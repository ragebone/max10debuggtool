==> flow/design.v <==
module sram_ctrl(clk, reset,
                 sram_a, sram_oe, sram_we,
                 sram1_io, sram1_ce, sram1_ub, sram1_lb,
                 sram2_io, sram2_ce, sram2_ub, sram2_lb,
                 c1_begin_wr, c1_begin_rd, c1_finish,
                 c1_addr, c1_data_wr, c1_data_rd,
                 c2_begin_wr, c2_begin_rd, c2_finish,
                 c2_addr, c2_data_wr, c2_data_rd);
   input clk, reset;
   output [17:0] sram_a;
   output        sram_oe, sram_we;
   output        sram1_ce, sram1_ub, sram1_lb;
   output        sram2_ce, sram2_ub, sram2_lb;
   inout [15:0]  sram1_io;
   inout [15:0]  sram2_io;
   input         c1_begin_wr, c1_begin_rd;
   output        c1_finish;
   input [19:0]  c1_addr;
   input [7:0]   c1_data_wr;
   output [7:0]  c1_data_rd;
   input         c2_begin_wr, c2_begin_rd;
   output        c2_finish;
   input [19:0]  c2_addr;
   input [7:0]   c2_data_wr;
   output [7:0]  c2_data_rd;
   assign sram1_ub = 0;
   assign sram1_lb = 0;
   assign sram2_ub = 0;
   assign sram2_lb = 0;
   reg [15:0]    sram_out;
   reg           sram_out_drv;
   assign sram1_io = sram_out_drv ? sram_out : 16'hZZZZ;
   assign sram2_io = sram_out_drv ? sram_out : 16'hZZZZ;
   reg           oe;
   reg           we;
   assign sram_oe = !oe;
   assign sram_we = !we;
   reg [19:0]    addr;
   wire [1:0]    byte_index = addr[1:0];
   assign        sram_a = addr[19:2];
   assign        sram1_ce = byte_index[1];
   assign        sram2_ce = !byte_index[1];
   reg [15:0]   sram1_io_r;
   reg [15:0]   sram2_io_r;
   always @(posedge clk or posedge reset)
     if (reset) begin
        sram1_io_r <= 0;
        sram2_io_r <= 0;
     end
     else begin
        sram1_io_r <= sram1_io;
        sram2_io_r <= sram2_io;
     end
   wire          c1_pending_rd, c1_pending_wr;
   wire          c2_pending_rd, c2_pending_wr;
   wire          c1_finish_rd, c1_finish_wr;
   wire          c2_finish_rd, c2_finish_wr;
   set_reset_flipflop c1_rd_ff(clk, reset, c1_begin_rd, c1_finish_rd, c1_pending_rd);
   set_reset_flipflop c1_wr_ff(clk, reset, c1_begin_wr, c1_finish_wr, c1_pending_wr);
   set_reset_flipflop c2_rd_ff(clk, reset, c2_begin_rd, c2_finish_rd, c2_pending_rd);
   set_reset_flipflop c2_wr_ff(clk, reset, c2_begin_wr, c2_finish_wr, c2_pending_wr);
   assign c1_finish = c1_finish_rd;
   assign c2_finish = c2_finish_rd;
   wire [15:0]   word_rd = byte_index[1] ? sram2_io_r : sram1_io_r;
   wire [7:0]    byte_rd = byte_index[0] ? word_rd[15:8] : word_rd[7:0];
   assign c1_data_rd = byte_rd;
   assign c2_data_rd = byte_rd;
   parameter S_IDLE   = 0;
   parameter S_C1_RD1 = 1;
   parameter S_C1_RD2 = 2;
   parameter S_C1_RD3 = 3;
   parameter S_C1_WR1 = 4;
   parameter S_C1_WR2 = 5;
   parameter S_C1_WR3 = 6;
   parameter S_C1_WR4 = 7;
   parameter S_C2_RD1 = 9;
   parameter S_C2_RD2 = 10;
   parameter S_C2_RD3 = 11;
   parameter S_C2_WR1 = 12;
   parameter S_C2_WR2 = 13;
   parameter S_C2_WR3 = 14;
   parameter S_C2_WR4 = 15;
   reg [3:0]     state;
   assign c1_finish_rd = (state == S_C1_RD3);
   assign c1_finish_wr = (state == S_C1_WR4);
   assign c2_finish_rd = (state == S_C2_RD3);
   assign c2_finish_wr = (state == S_C2_WR4);
   always @(posedge clk or posedge reset)
     if (reset) begin
        state <= S_IDLE;
        sram_out <= 0;
        sram_out_drv <= 0;
        addr <= 0;
        oe <= 0;
        we <= 0;
     end
     else case (state)
            S_IDLE: begin
               if (c1_pending_rd || c1_pending_wr)
                 addr <= c1_addr;
               else if (c2_pending_rd || c2_pending_wr)
                 addr <= c2_addr;
               else
                 addr <= 20'hXXXXX;
               oe <= (c1_pending_wr || c1_pending_rd ||
                      c2_pending_wr || c2_pending_rd);
               state <= (c1_pending_rd ? S_C1_RD1 :
                         c1_pending_wr ? S_C1_WR1 :
                         c2_pending_rd ? S_C2_RD1 :
                         c2_pending_wr ? S_C2_WR1 :
                         S_IDLE);
               sram_out <= 16'hXXXX;
               sram_out_drv <= 0;
               we <= 0;
            end  
            S_C1_RD1: begin
               oe <= 1;
               state <= S_C1_RD2;
               sram_out <= 16'hXXXX;
               sram_out_drv <= 0;
               we <= 0;
            end
            S_C2_RD1: begin
               oe <= 1;
               state <= S_C2_RD2;
               sram_out <= 16'hXXXX;
               sram_out_drv <= 0;
               we <= 0;
            end
            S_C1_RD2: begin
               oe <= 0;
               state <= S_C1_RD3;
               sram_out <= 16'hXXXX;
               sram_out_drv <= 0;
               we <= 0;
            end
            S_C2_RD2: begin
               oe <= 0;
               state <= S_C2_RD3;
               sram_out <= 16'hXXXX;
               sram_out_drv <= 0;
               we <= 0;
            end
            S_C1_RD3: begin
               oe <= 0;
               state <= S_IDLE;
               sram_out <= 16'hXXXX;
               sram_out_drv <= 0;
               we <= 0;
            end
            S_C2_RD3: begin
               oe <= 0;
               state <= S_IDLE;
               sram_out <= 16'hXXXX;
               sram_out_drv <= 0;
               we <= 0;
            end
            S_C1_WR1: begin
               oe <= 1;
               state <= S_C1_WR2;
               sram_out <= 16'hXXXX;
               sram_out_drv <= 0;
               we <= 0;
            end
            S_C2_WR1: begin
               oe <= 1;
               state <= S_C2_WR2;
               sram_out <= 16'hXXXX;
               sram_out_drv <= 0;
               we <= 0;
            end
            S_C1_WR2: begin
               oe <= 0;
               state <= S_C1_WR3;
               sram_out_drv <= 1;
               we <= 0;
               if (byte_index[0])
                 sram_out <= { c1_data_wr, word_rd[7:0] };
               else
                 sram_out <= { word_rd[15:8], c1_data_wr };
            end
            S_C2_WR2: begin
               oe <= 0;
               state <= S_C2_WR3;
               sram_out_drv <= 1;
               we <= 0;
               if (byte_index[0])
                 sram_out <= { c2_data_wr, word_rd[7:0] };
               else
                 sram_out <= { word_rd[15:8], c2_data_wr };
            end
            S_C1_WR3: begin
               oe <= 0;
               state <= S_C1_WR4;
               sram_out_drv <= 1;
               we <= 1;
            end
            S_C2_WR3: begin
               oe <= 0;
               state <= S_C2_WR4;
               sram_out_drv <= 1;
               we <= 1;
            end
            S_C1_WR4: begin
               oe <= 0;
               state <= S_IDLE;
               sram_out_drv <= 1;
               we <= 0;
            end
            S_C2_WR4: begin
               oe <= 0;
               state <= S_IDLE;
               sram_out_drv <= 1;
               we <= 0;
            end
          endcase
endmodule
module d_flipflop(clk, reset, d_in, d_out);
   input clk, reset, d_in;
   output d_out;
   reg    d_out;
   always @(posedge clk or posedge reset)
     if (reset) begin
         d_out   <= 0;
     end
     else begin
         d_out   <= d_in;
     end
endmodule
module d_flipflop_pair(clk, reset, d_in, d_out);
   input  clk, reset, d_in;
   output d_out;
   wire   intermediate;
   d_flipflop dff1(clk, reset, d_in, intermediate);
   d_flipflop dff2(clk, reset, intermediate, d_out);
endmodule
module set_reset_flipflop(clk, reset, sync_set, sync_reset, out);
   input clk, reset, sync_set, sync_reset;
   output out;
   reg    out;
   always @(posedge clk or posedge reset)
     if (reset)
       out   <= 0;
     else if (sync_set)
       out   <= 1;
     else if (sync_reset)
       out   <= 0;
endmodule
module pulse_stretcher(clk, reset, in, out);
   parameter BITS = 20;
   input  clk, reset, in;
   output out;
   reg    out;
   reg [BITS-1:0] counter;
   always @(posedge clk or posedge reset)
     if (reset) begin
        out <= 0;
        counter <= 0;
     end
     else if (counter == 0) begin
        out <= in;
        counter <= in ? 1 : 0;
     end
     else if (&counter) begin
        if (in) begin
           out <= 1;
        end
        else begin
           out <= 0;
           counter <= 0;
        end
     end
     else begin
        out <= 1;
        counter <= counter + 1;
     end
endmodule
Step by step through the tools: sram_ctrl --
The steps from the RTL of sram_ctrl to its reports follow in flow order. Lines are those of the file above, counted from 1. A cell with n/a has no value.
Design: top sram_ctrl, clock input clk, library sky130hd, timing corner tt_025C_1v80

Elaborated design --
Yosys after proc, flatten, opt, wreduce and memory -nomap, before mapping. Memory bits, and registers merged into a memory's read port (data or address), are not among the register bits. Print and check cells are not counted. Equal cells are merged and count once.
Word-level totals: register bits 63, word-level cells 72, input bits 62, output and inout port bits 76
Operators by class: reduce/logical cells 24, equal/unequal tests 14, muxes and demuxes 23
Operator list (number):
- 4-bit parallel mux with 12-bit select | 1
- 16-bit 2-to-1 mux | 3
- 20-bit 2-to-1 mux | 2
- 16-bit parallel mux with 2-bit select | 1
- 4-bit == test with constant B | 7
- 4-bit by 3-bit == test with 1-bit output with constant B | 4
- 4-bit 2-to-1 mux | 4
- 13-bit OR reduction | 1
- 12-bit nonzero test | 1
- 2-bit nonzero test | 6
- 10-bit OR reduction | 1
- 9-bit OR reduction | 1
- 4-bit by 2-bit == test with 1-bit output with constant B | 2
- 4-bit OR reduction | 2
- 8-bit 2-to-1 mux | 1
- 1-bit 2-to-1 mux | 8
- 3-bit nonzero test | 2
- 6-bit OR reduction | 1
- 1-bit logical OR | 4
- 4-bit by 1-bit == test with 1-bit output with constant B | 1
- 4-bit zero test | 1
- 1-bit parallel mux with 2-bit select | 2
- 1-bit zero test | 3
- 1-bit parallel mux with 3-bit select | 1
- 2-bit OR reduction | 1

Logic depth --
Longest topological path by Yosys (ltp), each cell counted once; first at word level (registers and memories cut), then after technology mapping (sequential cells cut; the memories' decode and read muxes count).
Logic depth: depth in word-level cells 5, ABC_AREA 0, depth in mapped cells 5, depth with buffers taken out 3

After synthesis --
Source: synth_stat.txt of the flow (Yosys; design flattened, memories mapped). It holds for the ABC_AREA given above (unset counts as 0); a run with the other value may have another netlist. The area totals of this step are shown rounded.
Synthesis totals: cell area after synthesis 3390 um^2, buffers 58, cell count 276, flip-flop cells 73, sequential area 1830 um^2
Cells by type:
- sky130_fd_sc_hd__dfrtp_1 | number 72, area in all 1.8E+03 um^2
- sky130_fd_sc_hd__mux2i_1 | number 36, area in all 360.346 um^2
- sky130_fd_sc_hd__mux2_2 | number 31, area in all 349.085 um^2
- sky130_fd_sc_hd__buf_4 | number 46, area in all 345.331 um^2
- sky130_fd_sc_hd__a21oi_1 | number 20, area in all 100.096 um^2
- sky130_fd_sc_hd__nor2_1 | number 22, area in all 82.579 um^2
- sky130_fd_sc_hd__inv_1 | number 16, area in all 60.058 um^2
- sky130_fd_sc_hd__a21o_1 | number 4, area in all 30.029 um^2
- sky130_fd_sc_hd__buf_2 | number 6, area in all 30.029 um^2
- sky130_fd_sc_hd__a2111oi_4 | number 1, area in all 27.526 um^2
- sky130_fd_sc_hd__dfstp_2 | number 1, area in all 26.275 um^2
- sky130_fd_sc_hd__buf_6 | number 2, area in all 22.522 um^2
- sky130_fd_sc_hd__nor4_4 | number 1, area in all 21.27 um^2
- sky130_fd_sc_hd__nand3_4 | number 1, area in all 17.517 um^2
- sky130_fd_sc_hd__clkbuf_1 | number 4, area in all 15.014 um^2
- sky130_fd_sc_hd__mux2_4 | number 1, area in all 15.014 um^2
- sky130_fd_sc_hd__nor4_2 | number 1, area in all 12.512 um^2
- sky130_fd_sc_hd__and4b_1 | number 1, area in all 10.01 um^2
Not listed: further types 9, cells in them 10. By module: a second synthesis without flattening, with its own total; a netlist apart from the flattened one above.
Second synthesis, totals: cells (unflattened synthesis) 281, area (unflattened synthesis) 3410 um^2
Each row is one instance without its submodules.
Modules:
- sram_ctrl | area 3250 um^2, instances 1, cells 265, sequential area 1730 um^2
- set_reset_flipflop | area 40.0 um^2, instances 4, cells 4, sequential area 25.0 um^2

Timing after synthesis --
Source: OpenSTA report_checks on the synthesized netlist (no wires, ideal clock, input and output delay 20% of the period each), path of least setup slack; recovery checks are left aside. Register names are those of the netlist, which keeps one name where synthesis merged equal registers.
Timing path post-synthesis: path kind reg-to-output, start reg addr[0], end out c2_data_rd[6], data arrival time 1.486 ns, output delay 0.368 ns, buffers on the path 4, delay of the path 1.486 ns, driving pins on the path 6, data required time 1.472 ns, period 1.84 ns, time at the first pin 0.000 ns, setup slack -0.014 ns, period reached after synthesis 1.854 ns
"delay of the path" = arrival - input delay + setup time. A path that ends at an output port has no setup time. "driving pins on the path": output pins that drive a net of the path, with the launching flip-flop's if there is one; two outputs of one cell count as two. "period reached after synthesis" is the clock period less the worst setup slack; recovery checks do not enter. This is arithmetic on one report: input and output delays are still those of the set period (20% each). The rows between start and end are the longest chain of elaborated cells between them; the timing report does not say that the signal goes this way. Where chains are equally long, one stands for them. A line is the first line of the expression or statement that the cell stems from. Yosys adds cells for indexed reads and writes and turns some case tables into memories. A register here has more assigning lines than the two given.
On the way, post-synthesis: cell sequence sky130_fd_sc_hd__dfrtp_1 > sky130_fd_sc_hd__buf_2 > sky130_fd_sc_hd__buf_2 > sky130_fd_sc_hd__buf_2 > sky130_fd_sc_hd__mux2_2 > sky130_fd_sc_hd__buf_4, cells in the longest elaborated chain 1, elaborated cells between the ends (all ways) 1, RTL lines with such cells 1, those cells by class mux: 1
Ends and longest elaborated chain, post-synthesis:
- start: declaration | RTL line 38 | reg [19:0]    addr;
- start: assignment | RTL line 100 | addr <= c1_addr;
- start: assignment | RTL line 102 | addr <= c2_addr;
- 8-bit 2-to-1 mux | RTL line 65 | wire [7:0]    byte_rd = byte_index[0] ? word_rd[15:8] : word_rd[7:0];
- end: declaration | RTL line 25 | output [7:0]  c2_data_rd;
Some nets on the timed path still bear RTL names; the line given drives or declares the net.
Named nets, post-synthesis (RTL line):
- c1_data_rd[6] | 65

Timing after layout --
From the final timing report of stored run 1: the path of least setup slack in the routed layout; clock arrival at registers is part of the times.
Timing path post-layout: path kind reg-to-reg, start reg addr[0], end reg (name not given), time at the first pin 0.33 ns, data arrival time 1.80 ns, setup slack -0.41 ns, driving pins on the path 6, period 1.18 ns, setup time 0.11 ns, data required time 1.40 ns, buffers on the path 3
A register here has more assigning lines than the two given.
On the way, post-layout: cell sequence sky130_fd_sc_hd__dfrtp_1 > sky130_fd_sc_hd__buf_4 > sky130_fd_sc_hd__bufbuf_16 > sky130_fd_sc_hd__buf_6 > sky130_fd_sc_hd__mux2_2 > sky130_fd_sc_hd__mux2_2
Ends and longest elaborated chain, post-layout:
- start: declaration | RTL line 38 | reg [19:0]    addr;
- start: assignment | RTL line 100 | addr <= c1_addr;
- start: assignment | RTL line 102 | addr <= c2_addr;
Chain of elaborated cells between the ends: none given.

Hand-over note for sram_ctrl

Top module sram_ctrl; platform sky130hd; tools Yosys and OpenROAD; 2 stored runs in no particular order. Input and output delays are each 20% of the period that was set; the output load is 0.01 pF.
"clock period achieved": clock period set for the run, less the worst setup slack. It is reckoned from that one timing run; input and output delays stay at 20% of the period that was set.
"time of the worst setup path" = time allowed to the worst setup path (clock period - input delay - output delay, where it has them) - its slack; a late launch clock adds to it, a late capture clock takes from it.
"overall power" rests on the timing tool's default activity at the inputs, not on a simulated workload.
The results are shown rounded.

* Stored run 1 | settings: period_ns 1.18; CORE_UTILIZATION 19; SETUP_SLACK_MARGIN 0.17; PLACE_DENSITY_LB_ADDON 0.12; TNS_END_PERCENT 90; CAP_MARGIN 0; SLEW_MARGIN 20; CORE_MARGIN 2 | results: die area 18900 um^2; standard-cell area of the final layout 5590 um^2; overall power 0.00585 W; clock period achieved 1.586 ns; utilization of the finished layout 0.322; final worst hold slack -0.074 ns; time of the worst setup path 1.59 ns; critical path kind reg-to-reg; setup slack of the worst path -0.406 ns; cell area after synthesis 3390 um^2
* Stored run 2 | settings: period_ns 2.12; CORE_UTILIZATION 44; SETUP_SLACK_MARGIN -0.07; PLACE_DENSITY 0.47; CORE_ASPECT_RATIO 1.15; CELL_PAD_IN_SITES_GLOBAL_PLACEMENT 1; CAP_MARGIN 35; MIN_ROUTING_LAYER met1; MAX_ROUTING_LAYER met4; CORE_MARGIN 2; SLEW_MARGIN 20 | results: die area 8430 um^2; standard-cell area of the final layout 4460 um^2; overall power 0.00291 W; clock period achieved 2.123 ns; utilization of the finished layout 0.592; final worst hold slack 0.108 ns; time of the worst setup path 1.70 ns; critical path kind reg-to-output; setup slack of the worst path -0.003 ns; cell area after synthesis 3390 um^2

End of note.
