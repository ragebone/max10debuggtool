==> flow/design.v <==
module led_hex(mclk, reset, number, led_c, led_a);
   input mclk, reset;
   input [19:0] number;
   output [7:0] led_c;
   output [3:0] led_a;
   reg [7:0]    led_c;
   reg [3:0]    led_a;
   reg [13:0]   clkdiv;
   wire [1:0]   digit = clkdiv[13:12];
   wire [3:0]   hex = (digit == 0 ? number[15:12] :
                       digit == 1 ? number[11:8] :
                       digit == 2 ? number[7:4] :
                       digit == 3 ? number[3:0] : 4'hX);
   wire [3:0]   anode = (digit == 0 ? 4'b1110 :
                         digit == 1 ? 4'b1101 :
                         digit == 2 ? 4'b1011 :
                         digit == 3 ? 4'b0111 : 4'hX);
   wire         decimal = !(digit == 0 ? number[19] :
                            digit == 1 ? number[18] :
                            digit == 2 ? number[17] :
                            digit == 3 ? number[16] : 1'bX);
   wire [6:0]   seg = (hex == 4'h0 ? 7'b1000000 :
                       hex == 4'h1 ? 7'b1111001 :
                       hex == 4'h2 ? 7'b0100100 :
                       hex == 4'h3 ? 7'b0110000 :
                       hex == 4'h4 ? 7'b0011001 :
                       hex == 4'h5 ? 7'b0010010 :
                       hex == 4'h6 ? 7'b0000010 :
                       hex == 4'h7 ? 7'b1111000 :
                       hex == 4'h8 ? 7'b0000000 :
                       hex == 4'h9 ? 7'b0010000 :
                       hex == 4'hA ? 7'b0001000 :
                       hex == 4'hB ? 7'b0000011 :
                       hex == 4'hC ? 7'b1000110 :
                       hex == 4'hD ? 7'b0100001 :
                       hex == 4'hE ? 7'b0000110 :
                       hex == 4'hF ? 7'b0001110 : 7'hXX);
   always @(posedge mclk or posedge reset)
     if (reset) begin
        clkdiv <= 0;
        led_a <= 4'b1111;
        led_c <= 8'b11111111;
     end
     else begin
        clkdiv <= clkdiv + 1;
        led_a <= anode;
        led_c <= {decimal, seg};
     end
endmodule
## From RTL to reports: led_hex

What the tools print for led_hex, step after step.
Line numbers count from 1 in the design file above.
Cell names lack the library's common part.
The mark n/a stands for no value.

| design | value |
|---|---|
| top module | led_hex |
| clock port | mclk |
| cell library | sky130hd |
| library corner | tt_025C_1v80 |

## After elaboration

Yosys after proc, flatten, opt, wreduce and memory -nomap, before mapping. Enables and synchronous resets that opt folds into registers are not counted as muxes. Memory bits, and registers merged into a memory's read port (data or address), are not among the register bits. Print and check cells are not counted. Equal cells are merged and count once.

| bit counts | value |
|---|---|
| output and inout port bits | 12 |
| input bits | 22 |
| bits in registers | 26 |
| elaborated cells | 53 |

| cells by class | value |
|---|---|
| equality and inequality tests | 18 |
| mux-type cells | 28 |
| reduce/logical cells | 3 |
| add/subtract/negate cells | 1 |

Operator list:

| operator | count |
|---|---|
| 2-to-1 mux 7 bit | 16 |
| equality test 4 bit with constant B | 8 |
| 2-to-1 mux 4 bit | 8 |
| equality test 4 x 3 -> 1 bit with constant B | 4 |
| adder 14 x 1 -> 14 bit with constant B | 1 |
| equality test 4 x 2 -> 1 bit with constant B | 2 |
| equality test 2 bit with constant B | 2 |
| equality test 4 x 1 -> 1 bit with constant B | 1 |
| zero test 4 bit | 1 |
| 2-to-1 mux 1 bit | 4 |
| equality test 2 x 1 -> 1 bit with constant B | 1 |
| zero test 2 bit | 1 |
| zero test 1 bit | 1 |

## Logic depth

Depth = most cells in a row (Yosys ltp): at word level without a register or memory, in the mapped netlist without a sequential cell, where the memories' decode and read muxes count.

| logic depth | value |
|---|---|
| depth in word-level cells | 22 |
| ABC_AREA | 0 |
| mapped depth | 5 |
| mapped depth without buffers | 4 |

## Mapped cells and area

Source: synth_stat.txt of the flow (Yosys; design flattened, memories mapped). It holds for the ABC_AREA given above (unset counts as 0); a run with the other value may have another netlist.
Totals and module areas in this step are rounded.

Cells by type:

| type | count | area in all (µm²) |
|---|---|---|
| dfrtp_1 | 14 | 350.336 |
| dfstp_2 | 12 | 315.302 |
| mux4_2 | 4 | 90.086 |
| xnor2_1 | 8 | 70.067 |
| nand3_1 | 8 | 40.038 |
| nand2_1 | 10 | 37.536 |
| xor2_1 | 4 | 35.034 |
| inv_1 | 7 | 26.275 |
| mux4_1 | 1 | 26.275 |
| a21oi_1 | 5 | 25.024 |
| o22ai_1 | 3 | 18.768 |
| o221ai_1 | 2 | 17.517 |
| nand2b_4 | 1 | 13.763 |
| nor2b_4 | 1 | 13.763 |
| and3_1 | 2 | 12.512 |
| ha_1 | 1 | 12.512 |
| nand2b_1 | 2 | 12.512 |
| buf_6 | 1 | 11.261 |

Other cell types: 13; their cells: 15.

| synthesis totals | value |
|---|---|
| flip-flops | 26 |
| buffers | 2 |
| cells in the netlist | 101 |
| area of sequential cells | 666 µm² |
| cell area after synthesis | 1,220 µm² |

## Path before layout

OpenSTA on the mapped netlist: ideal clock, no wires. The path of least setup slack (recovery checks aside). Input and output delay are each 20% of the period. Register names are those of the netlist, which keeps one name where synthesis merged equal registers.

| timing post-synthesis | value |
|---|---|
| path kind | input to register |
| start point | input number[3] |
| end point | register led_c[0] |
| period | 2.42 ns |
| path buffers | 0 |
| external input delay | 0.484 ns |
| library setup time | 0.085 ns |
| delay of the path | 1.224 ns |
| time at the first pin | 0.484 ns |
| stages on the path | 4 |
| arrival | 1.623 ns |
| slack | 0.712 ns |
| data required time | 2.335 ns |
| synthesis period reached | 1.708 ns |

"delay of the path" = arrival - input delay + setup time.
"stages on the path" counts driving pins, that of a launching flip-flop among them; a cell with two outputs on the path counts twice.
"synthesis period reached" = period - worst setup slack (recovery checks aside). The figure is calculated, with input and output delays left at 20% of the set period.
Between the ends stands the longest chain of elaborated cells between them, by number of cells; it is not shown to be the way that was timed. Of several equally long chains one is given.
Each line given opens the expression or statement behind the cell; cells for indexed reads and writes are added by Yosys, which also makes memories of some case tables.

| between the ends, post-synthesis | value |
|---|---|
| cells stage by stage | mux4_2 nand2b_1 or3_1 o221ai_1 |
| length of the longest elaborated chain | 21 |
| elaborated cells on any way between the ends | 36 |
| source lines of those cells | 20 |
| classes of those cells | eq/ne: 15; mux: 20; reduce/logical: 1 |

RTL lines, path post-synthesis:

| element | RTL line | RTL |
|---|---|---|
| start: declaration | 3 | `input [19:0] number;` |
| 2-to-1 mux 4 bit | 13 | `digit == 3 ? number[3:0] : 4'hX);` |
| 2-to-1 mux 4 bit | 12 | `digit == 2 ? number[7:4] :` |
| 2-to-1 mux 4 bit | 11 | `digit == 1 ? number[11:8] :` |
| 2-to-1 mux 4 bit | 10 | `wire [3:0]   hex = (digit == 0 ? number[15:12] :` |
| equality test 4 bit | 37 | `hex == 4'hF ? 7'b0001110 : 7'hXX);` |
| 2-to-1 mux 7 bit | 37 |  |
| 2-to-1 mux 7 bit | 36 | `hex == 4'hE ? 7'b0000110 :` |
| (+7 left out) | n/a |  |
| 2-to-1 mux 7 bit | 28 | `hex == 4'h6 ? 7'b0000010 :` |
| 2-to-1 mux 7 bit | 27 | `hex == 4'h5 ? 7'b0010010 :` |
| 2-to-1 mux 7 bit | 26 | `hex == 4'h4 ? 7'b0011001 :` |
| 2-to-1 mux 7 bit | 25 | `hex == 4'h3 ? 7'b0110000 :` |
| 2-to-1 mux 7 bit | 24 | `hex == 4'h2 ? 7'b0100100 :` |
| 2-to-1 mux 7 bit | 23 | `hex == 4'h1 ? 7'b1111001 :` |
| 2-to-1 mux 7 bit | 22 | `wire [6:0]   seg = (hex == 4'h0 ? 7'b1000000 :` |
| end: assignment | 42 | `led_c <= 8'b11111111;` |
| end: assignment | 47 | `led_c <= {decimal, seg};` |
| end: declaration | 4 | `output [7:0] led_c;` |

## Worst path after layout

From the final timing report of run 1: the path of least setup slack in the routed layout; clock arrival at registers is part of the times.

| timing after layout | value |
|---|---|
| path kind | input to register |
| start point | input number[3] |
| end point | register led_c[0] |
| external input delay | 0.69 ns |
| time at the first pin | 0.69 ns |
| period | 3.45 ns |
| library setup time | 0.08 ns |
| stages on the path | 5 |
| arrival | 2.32 ns |
| slack | 1.32 ns |
| data required time | 3.64 ns |
| path buffers | 1 |

Between the ends stands the longest chain of elaborated cells between them, by number of cells; it is not shown to be the way that was timed. Of several equally long chains one is given.

| between the ends, after layout | value |
|---|---|
| cells stage by stage | clkdlybuf4s50_1 mux4_2 nand2b_1 or3_1 o221ai_1 |
| length of the longest elaborated chain | 21 |
| elaborated cells on any way between the ends | 36 |
| source lines of those cells | 20 |
| classes of those cells | eq/ne: 15; mux: 20; reduce/logical: 1 |

RTL lines, path after layout:

| element | RTL line | RTL |
|---|---|---|
| start: declaration | 3 | `input [19:0] number;` |
| 2-to-1 mux 4 bit | 13 | `digit == 3 ? number[3:0] : 4'hX);` |
| 2-to-1 mux 4 bit | 12 | `digit == 2 ? number[7:4] :` |
| 2-to-1 mux 4 bit | 11 | `digit == 1 ? number[11:8] :` |
| 2-to-1 mux 4 bit | 10 | `wire [3:0]   hex = (digit == 0 ? number[15:12] :` |
| equality test 4 bit | 37 | `hex == 4'hF ? 7'b0001110 : 7'hXX);` |
| 2-to-1 mux 7 bit | 37 |  |
| 2-to-1 mux 7 bit | 36 | `hex == 4'hE ? 7'b0000110 :` |
| (+7 left out) | n/a |  |
| 2-to-1 mux 7 bit | 28 | `hex == 4'h6 ? 7'b0000010 :` |
| 2-to-1 mux 7 bit | 27 | `hex == 4'h5 ? 7'b0010010 :` |
| 2-to-1 mux 7 bit | 26 | `hex == 4'h4 ? 7'b0011001 :` |
| 2-to-1 mux 7 bit | 25 | `hex == 4'h3 ? 7'b0110000 :` |
| 2-to-1 mux 7 bit | 24 | `hex == 4'h2 ? 7'b0100100 :` |
| 2-to-1 mux 7 bit | 23 | `hex == 4'h1 ? 7'b1111001 :` |
| 2-to-1 mux 7 bit | 22 | `wire [6:0]   seg = (hex == 4'h0 ? 7'b1000000 :` |
| end: assignment | 42 | `led_c <= 8'b11111111;` |
| end: assignment | 47 | `led_c <= {decimal, seg};` |
| end: declaration | 4 | `output [7:0] led_c;` |

2 stored runs of led_hex in the flow (synthesis by Yosys, layout by OpenROAD, sky130hd cells), in arbitrary order. Constraints: input delay and output delay 20% of the set period each, output load 0.01 pF.
"achieved period" is the run's clock period less its worst setup slack. It is reckoned from that one timing run; input and output delays stay at 20% of the period that was set.
"critical path time" = time allowed to the worst setup path (clock period - input delay - output delay, where it has them) - its slack; a late launch clock adds to it, a late capture clock takes from it.
Results are given in rounded form.

## Run 1

==> flow/run.sh <==
#!/bin/bash
# the make line also repeats the synthesis and layout settings of config.mk as NAME=value (left out here)
make -C /OpenROAD-flow-scripts/flow DESIGN_CONFIG=/design/flow/config.mk WORK_HOME=/design/flow/orfs CLKGATE_MAP_FILE= finish
==> flow/config.mk <==
export PLATFORM = sky130hd
export DESIGN_NAME = led_hex
export DESIGN_NICKNAME = led_hex
export VERILOG_FILES = /design/flow/design.v
export SDC_FILE = /design/flow/constraint.sdc
export NUM_CORES = 4
export LEC_CHECK = 0
export CAP_MARGIN = 40
export CORE_ASPECT_RATIO = 0.73
export CORE_MARGIN = 2
export CORE_UTILIZATION = 40
export GPL_ROUTABILITY_DRIVEN = 0
export GPL_TIMING_DRIVEN = 0
export MAX_ROUTING_LAYER = met4
export PLACE_DENSITY_LB_ADDON = 0.03
export SETUP_SLACK_MARGIN = 1.03
export SLEW_MARGIN = 20
==> flow/constraint.sdc <==
create_clock -name core_clock -period 3.45 [get_ports {mclk}]
set_input_delay 0.6900 -clock core_clock [delete_from_list [all_inputs] [get_ports {mclk}]]
set_output_delay 0.6900 -clock core_clock [all_outputs]
set_load 0.01 [all_outputs]

| result of run 1 | value |
|---|---|
| worst hold slack | 0.476 ns |
| full die area | 3,530 µm² |
| cell area after synthesis | 1,220 µm² |
| lowest setup slack | 1.32 ns |
| achieved period | 2.134 ns |
| critical path time | 1.44 ns |
| kind of the worst setup path | input to register |
| standard-cell area after routing | 1,690 µm² |

## Run 2

==> flow/run.sh <==
#!/bin/bash
# the make line also repeats the synthesis and layout settings of config.mk as NAME=value (left out here)
make -C /OpenROAD-flow-scripts/flow DESIGN_CONFIG=/design/flow/config.mk WORK_HOME=/design/flow/orfs CLKGATE_MAP_FILE= finish
==> flow/config.mk <==
export PLATFORM = sky130hd
export DESIGN_NAME = led_hex
export DESIGN_NICKNAME = led_hex
export VERILOG_FILES = /design/flow/design.v
export SDC_FILE = /design/flow/constraint.sdc
export NUM_CORES = 4
export LEC_CHECK = 0
export ABC_AREA = 0
export CAP_MARGIN = 35
export CORE_MARGIN = 2
export CORE_UTILIZATION = 57
export CTS_CLUSTER_SIZE = 26
export MIN_ROUTING_LAYER = met2
export PLACE_DENSITY = 0.94
export SETUP_SLACK_MARGIN = -0.08
export SLEW_MARGIN = 20
export TNS_END_PERCENT = 20
==> flow/constraint.sdc <==
create_clock -name core_clock -period 2.35 [get_ports {mclk}]
set_input_delay 0.4700 -clock core_clock [delete_from_list [all_inputs] [get_ports {mclk}]]
set_output_delay 0.4700 -clock core_clock [all_outputs]
set_load 0.01 [all_outputs]

| result of run 2 | value |
|---|---|
| worst hold slack | 0.482 ns |
| full die area | 2,540 µm² |
| cell area after synthesis | 1,220 µm² |
| lowest setup slack | 0.369 ns |
| achieved period | 1.981 ns |
| critical path time | 1.98 ns |
| kind of the worst setup path | register to register |
| standard-cell area after routing | 1,610 µm² |
